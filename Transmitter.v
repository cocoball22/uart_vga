==> flow/design.v <==
`timescale 1ns / 1ps
module Transmitter(
    input clk,
    input [7:0] sw,
    input transmit,
    input reset_p,
    output reg Tx);
    reg [3:0] bit_counter;  
    reg [13:0] baudrate_counter;  
    reg [9:0] shiftright_register;  
    reg state, next_state;  
    reg shift;  
    reg load;  
    reg clear;  
    always @(posedge clk or posedge reset_p)begin
        if(reset_p)begin
            state = 0;  
            bit_counter = 0;  
            baudrate_counter = 0;
        end
        else begin
            baudrate_counter = baudrate_counter + 1;
            if(baudrate_counter == 10415)begin
                state = next_state;  
                baudrate_counter = 0;  
            end
            if(load)begin  
                shiftright_register = {1'b1, sw, 1'b0};  
            end
            if(clear)begin  
                bit_counter = 0;
            end
            if(shift)begin  
                shiftright_register = shiftright_register >> 1;  
            end
            bit_counter = bit_counter + 1;
       end
   end
   always @(posedge clk or posedge reset_p) begin 
        if(reset_p)begin
            load = 0;   
            shift = 0;  
            clear = 0;  
            Tx = 1;   
        end else begin
        case(state)  
        0: begin
            if(transmit) begin  
                next_state = 1;  
                load = 1;  
                shift = 0;  
                clear = 0;  
            end
            else begin  
                next_state = 0;  
                Tx = 1;  
            end
        end
        1: begin  
            if(bit_counter == 10)begin
                next_state = 0;  
                clear = 1;  
            end
            else begin
                next_state = 1;  
                Tx = shiftright_register[0];
                shift = 1;  
            end
         end
            default: next_state = 0;
       endcase
   end
end
endmodule
Reports on Transmitter
The steps from the RTL of Transmitter to its reports follow in flow order.
Lines are those of the file above, counted from 1.
Library cell names are shortened.
{ "setup": {"top": "Transmitter", "clk_port": "clk", "cell_library": "sky130hd", "lib_corner": "tt_025C_1v80"} }

After elaboration
Source: Yosys, flattened and elaborated, memories not mapped. Widths are those after wreduce. Registers that Yosys merges into a memory's read port (data or address) are not register bits. Print and check cells do not count. Equal cells are merged and count once.
{ "classes": {"add_sub_neg": 2, "equal": 6, "muxes": 17, "reduce_logical": 6, "bitwise": 2} }
{ "op_table": {"columns": ["operator", "count"], "rows": [
  ["adder 14 x 1 -> 14 bit with constant B", 1],
  ["== test 14 bit with constant B", 1],
  ["2-to-1 mux 14 bit", 1],
  ["AND reduction 2 bit", 5],
  ["2-to-1 mux 10 bit", 1],
  ["2-to-1 mux 9 bit", 1],
  ["2-to-1 mux 1 bit", 9],
  ["parallel mux 1 bit (select 2 bit)", 4],
  ["!= test 2 bit with constant B", 3],
  ["adder 4 x 1 -> 4 bit with constant B", 1],
  ["== test 4 bit with constant B", 1],
  ["2-to-1 mux 4 bit", 1],
  ["inverter 1 bit", 2],
  ["!= test 2 x 1 -> 1 bit with constant B", 1],
  ["nonzero test 2 bit", 1]
]} }
{ "bits": {"output_inout_bits": 1, "input_bits": 11, "word_cells": 44, "regBits": 34} }

Depth
Yosys ltp: most cells in a row. Word level: on the elaborated netlist, between registers, memories and ports. Mapped: between sequential cells and ports; inverters and the memories' decode and read muxes count.
{ "depth": {"depth_word": 3, "abc_area": 0, "ltp_mapped": 8} }

Synthesis result
Yosys stat after the flow's synthesis: flattened, memories mapped to cells. It holds for the ABC_AREA given above (unset counts as 0); a run with the other value may have another netlist.
{ "types": {"columns": ["cell", "count", "area_total_um2"], "rows": [
  ["dfrtp_1", 22, 550.528],
  ["edfxtp_1", 11, 330.317],
  ["mux2i_1", 17, 170.163],
  ["xnor2_1", 10, 87.584],
  ["nor2_1", 17, 63.811],
  ["xor2_1", 5, 43.792],
  ["nand2_1", 11, 41.29],
  ["ha_1", 3, 37.536],
  ["dfstp_2", 1, 26.275],
  ["nor4_4", 1, 21.27],
  ["and3_1", 3, 18.768],
  ["nand2b_1", 3, 18.768],
  ["and4_1", 2, 17.517],
  ["inv_1", 4, 15.014],
  ["mux2_4", 1, 15.014],
  ["nand3_1", 3, 15.014],
  ["nand4_1", 2, 12.512],
  ["nand4_2", 1, 12.512]
]} }
Other cell types: 14; their cells: 15.
{ "synth_totals": {"cells": 132, "yosys_area_mm2": 0.0016065, "ff_cells": 34, "sequential_area_mm2": 0.0009071} }

Path before layout
OpenSTA on the mapped netlist: ideal clock, no wires. The path of least setup slack (recovery checks aside). Input and output delay are each 20% of the period. Register names are those of the netlist, which keeps one name where synthesis merged equal registers.
{ "synth_path": {"path_type": "register -> register", "startpoint": "register baudrate_counter[0]", "endpoint": "register state", "path_buffers": 1, "clock_period_ns": 2.47, "required_time_ns": 2.345, "arrival_time_ns": 2.220, "path_delay_ns": 2.345, "stages": 9, "setup_ns": 0.125, "slack_ns": 0.125, "t_first_pin_ns": 0.000, "period_less_setup_slack_ns": 2.345} }
"path_delay_ns" = arrival - input delay + setup time.
"stages" counts driving pins, that of a launching flip-flop among them; a cell with two outputs on the path counts twice.
"period_less_setup_slack_ns" = period - worst setup slack (recovery checks aside). The figure is calculated, with input and output delays left at 20% of the set period.
Between the ends stands the longest chain of elaborated cells between them, by number of cells; it is not shown to be the way that was timed. Of several equally long chains one is given.
A line is the first line of the expression or statement that the cell stems from. Yosys adds cells for indexed reads and writes and turns some case tables into memories.
A register here has more assigning lines than the two given.
{ "synth_between": {"cell_sequence": "dfrtp_1 ha_1 and2_4 buf_6 nand4_2 xnor2_1 or4_4 nor4_4 mux2_4", "elab_chain_cells": 2, "cells_between": 2, "lines_between": 2, "cone_classes": "1 x add/sub; 1 x eq/ne"} }
{ "synth_rtl": {"columns": ["item", "line", "source"], "rows": [
  ["from (decl)", 9, "reg [13:0] baudrate_counter;"],
  ["from (assign)", 19, "baudrate_counter = 0;"],
  ["from (assign)", 22, "baudrate_counter = baudrate_counter + 1;"],
  ["adder 14 x 1 -> 14 bit", 22, null],
  ["== test 14 bit", 23, "if(baudrate_counter == 10415)begin"],
  ["to (assign)", 17, "state = 0;"],
  ["to (assign)", 24, "state = next_state;"],
  ["to (decl)", 11, "reg state, next_state;"]
]} }

Timing after layout
From the final timing report of run 1: the path of least setup slack in the routed layout; clock arrival at registers is part of the times.
{ "layout_path": {"path_type": "register -> register", "startpoint": "register baudrate_counter[1]", "endpoint": "register state", "arrival_time_ns": 2.40, "t_first_pin_ns": 0.33, "clock_period_ns": 2.39, "required_time_ns": 2.61, "slack_ns": 0.21, "stages": 8, "path_buffers": 0, "setup_ns": 0.11} }
Between the ends stands the longest chain of elaborated cells between them, by number of cells; it is not shown to be the way that was timed. Of several equally long chains one is given.
A register here has more assigning lines than the two given.
{ "layout_between": {"cell_sequence": "dfrtp_1 ha_2 and2_4 nand4_1 xnor2_1 or4_4 nor4_4 mux2_4", "elab_chain_cells": 2, "cells_between": 2, "lines_between": 2, "cone_classes": "1 x add/sub; 1 x eq/ne"} }
{ "layout_rtl": {"columns": ["item", "line", "source"], "rows": [
  ["from (decl)", 9, "reg [13:0] baudrate_counter;"],
  ["from (assign)", 19, "baudrate_counter = 0;"],
  ["from (assign)", 22, "baudrate_counter = baudrate_counter + 1;"],
  ["adder 14 x 1 -> 14 bit", 22, null],
  ["== test 14 bit", 23, "if(baudrate_counter == 10415)begin"],
  ["to (assign)", 17, "state = 0;"],
  ["to (assign)", 24, "state = next_state;"],
  ["to (decl)", 11, "reg state, next_state;"]
]} }

Appendix: measured runs

Below are 2 stored runs of the flow (Yosys, OpenROAD; platform sky130hd) on Transmitter, each with its settings and what was measured, unordered. Constraints: input delay and output delay 20% of the set period each, output load 0.01 pF.
By "achieved_clock_period_ns" is meant the clock period of the run minus its worst setup slack. This is arithmetic on one report: input and output delays are still those of the set period (20% each).
"power.total_uw" rests on the timing tool's default activity at the inputs, not on a simulated workload.

Run 1
==> flow/run.sh <==
#!/bin/bash
# the make line also repeats the synthesis and layout settings of config.mk as NAME=value (left out here)
make -C /OpenROAD-flow-scripts/flow DESIGN_CONFIG=/design/flow/config.mk WORK_HOME=/design/flow/orfs CLKGATE_MAP_FILE= finish
==> flow/config.mk <==
export PLATFORM = sky130hd
export DESIGN_NAME = Transmitter
export DESIGN_NICKNAME = Transmitter
export VERILOG_FILES = /design/flow/design.v
export SDC_FILE = /design/flow/constraint.sdc
export NUM_CORES = 4
export LEC_CHECK = 0
export CAP_MARGIN = 20
export CELL_PAD_IN_SITES_GLOBAL_PLACEMENT = 2
export CORE_MARGIN = 10
export CORE_UTILIZATION = 55
export CTS_CLUSTER_SIZE = 50
export PLACE_DENSITY = 0.38
export SETUP_SLACK_MARGIN = 0.68
export SLEW_MARGIN = 35
==> flow/constraint.sdc <==
create_clock -name core_clock -period 2.39 [get_ports {clk}]
set_input_delay 0.4780 -clock core_clock [delete_from_list [all_inputs] [get_ports {clk}]]
set_output_delay 0.4780 -clock core_clock [all_outputs]
set_load 0.01 [all_outputs]

==> results of run 1, as JSON <==
{
  "finalUtil_pct": 69.5,
  "die_mm2": 0.0054827,
  "achieved_clock_period_ns": 2.182,
  "power.total_uw": 1066,
  "synth_chip_area_mm2": 0.0016065,
  "worstSetupSlack_ns": 0.208
}

Run 2
==> flow/run.sh <==
#!/bin/bash
# the make line also repeats the synthesis and layout settings of config.mk as NAME=value (left out here)
make -C /OpenROAD-flow-scripts/flow DESIGN_CONFIG=/design/flow/config.mk WORK_HOME=/design/flow/orfs CLKGATE_MAP_FILE= finish
==> flow/config.mk <==
export PLATFORM = sky130hd
export DESIGN_NAME = Transmitter
export DESIGN_NICKNAME = Transmitter
export VERILOG_FILES = /design/flow/design.v
export SDC_FILE = /design/flow/constraint.sdc
export NUM_CORES = 4
export LEC_CHECK = 0
export CAP_MARGIN = 0
export CELL_PAD_IN_SITES_GLOBAL_PLACEMENT = 3
export CORE_MARGIN = 2
export CORE_UTILIZATION = 64
export CTS_CLUSTER_SIZE = 38
export GPL_TIMING_DRIVEN = 1
export MIN_ROUTING_LAYER = met1
export PLACE_DENSITY = 0.48
export SLEW_MARGIN = 20
==> flow/constraint.sdc <==
create_clock -name core_clock -period 2.56 [get_ports {clk}]
set_input_delay 0.5120 -clock core_clock [delete_from_list [all_inputs] [get_ports {clk}]]
set_output_delay 0.5120 -clock core_clock [all_outputs]
set_load 0.01 [all_outputs]

==> results of run 2, as JSON <==
{
  "outcome": "not finished: placement ended with error GPL-0301"
}
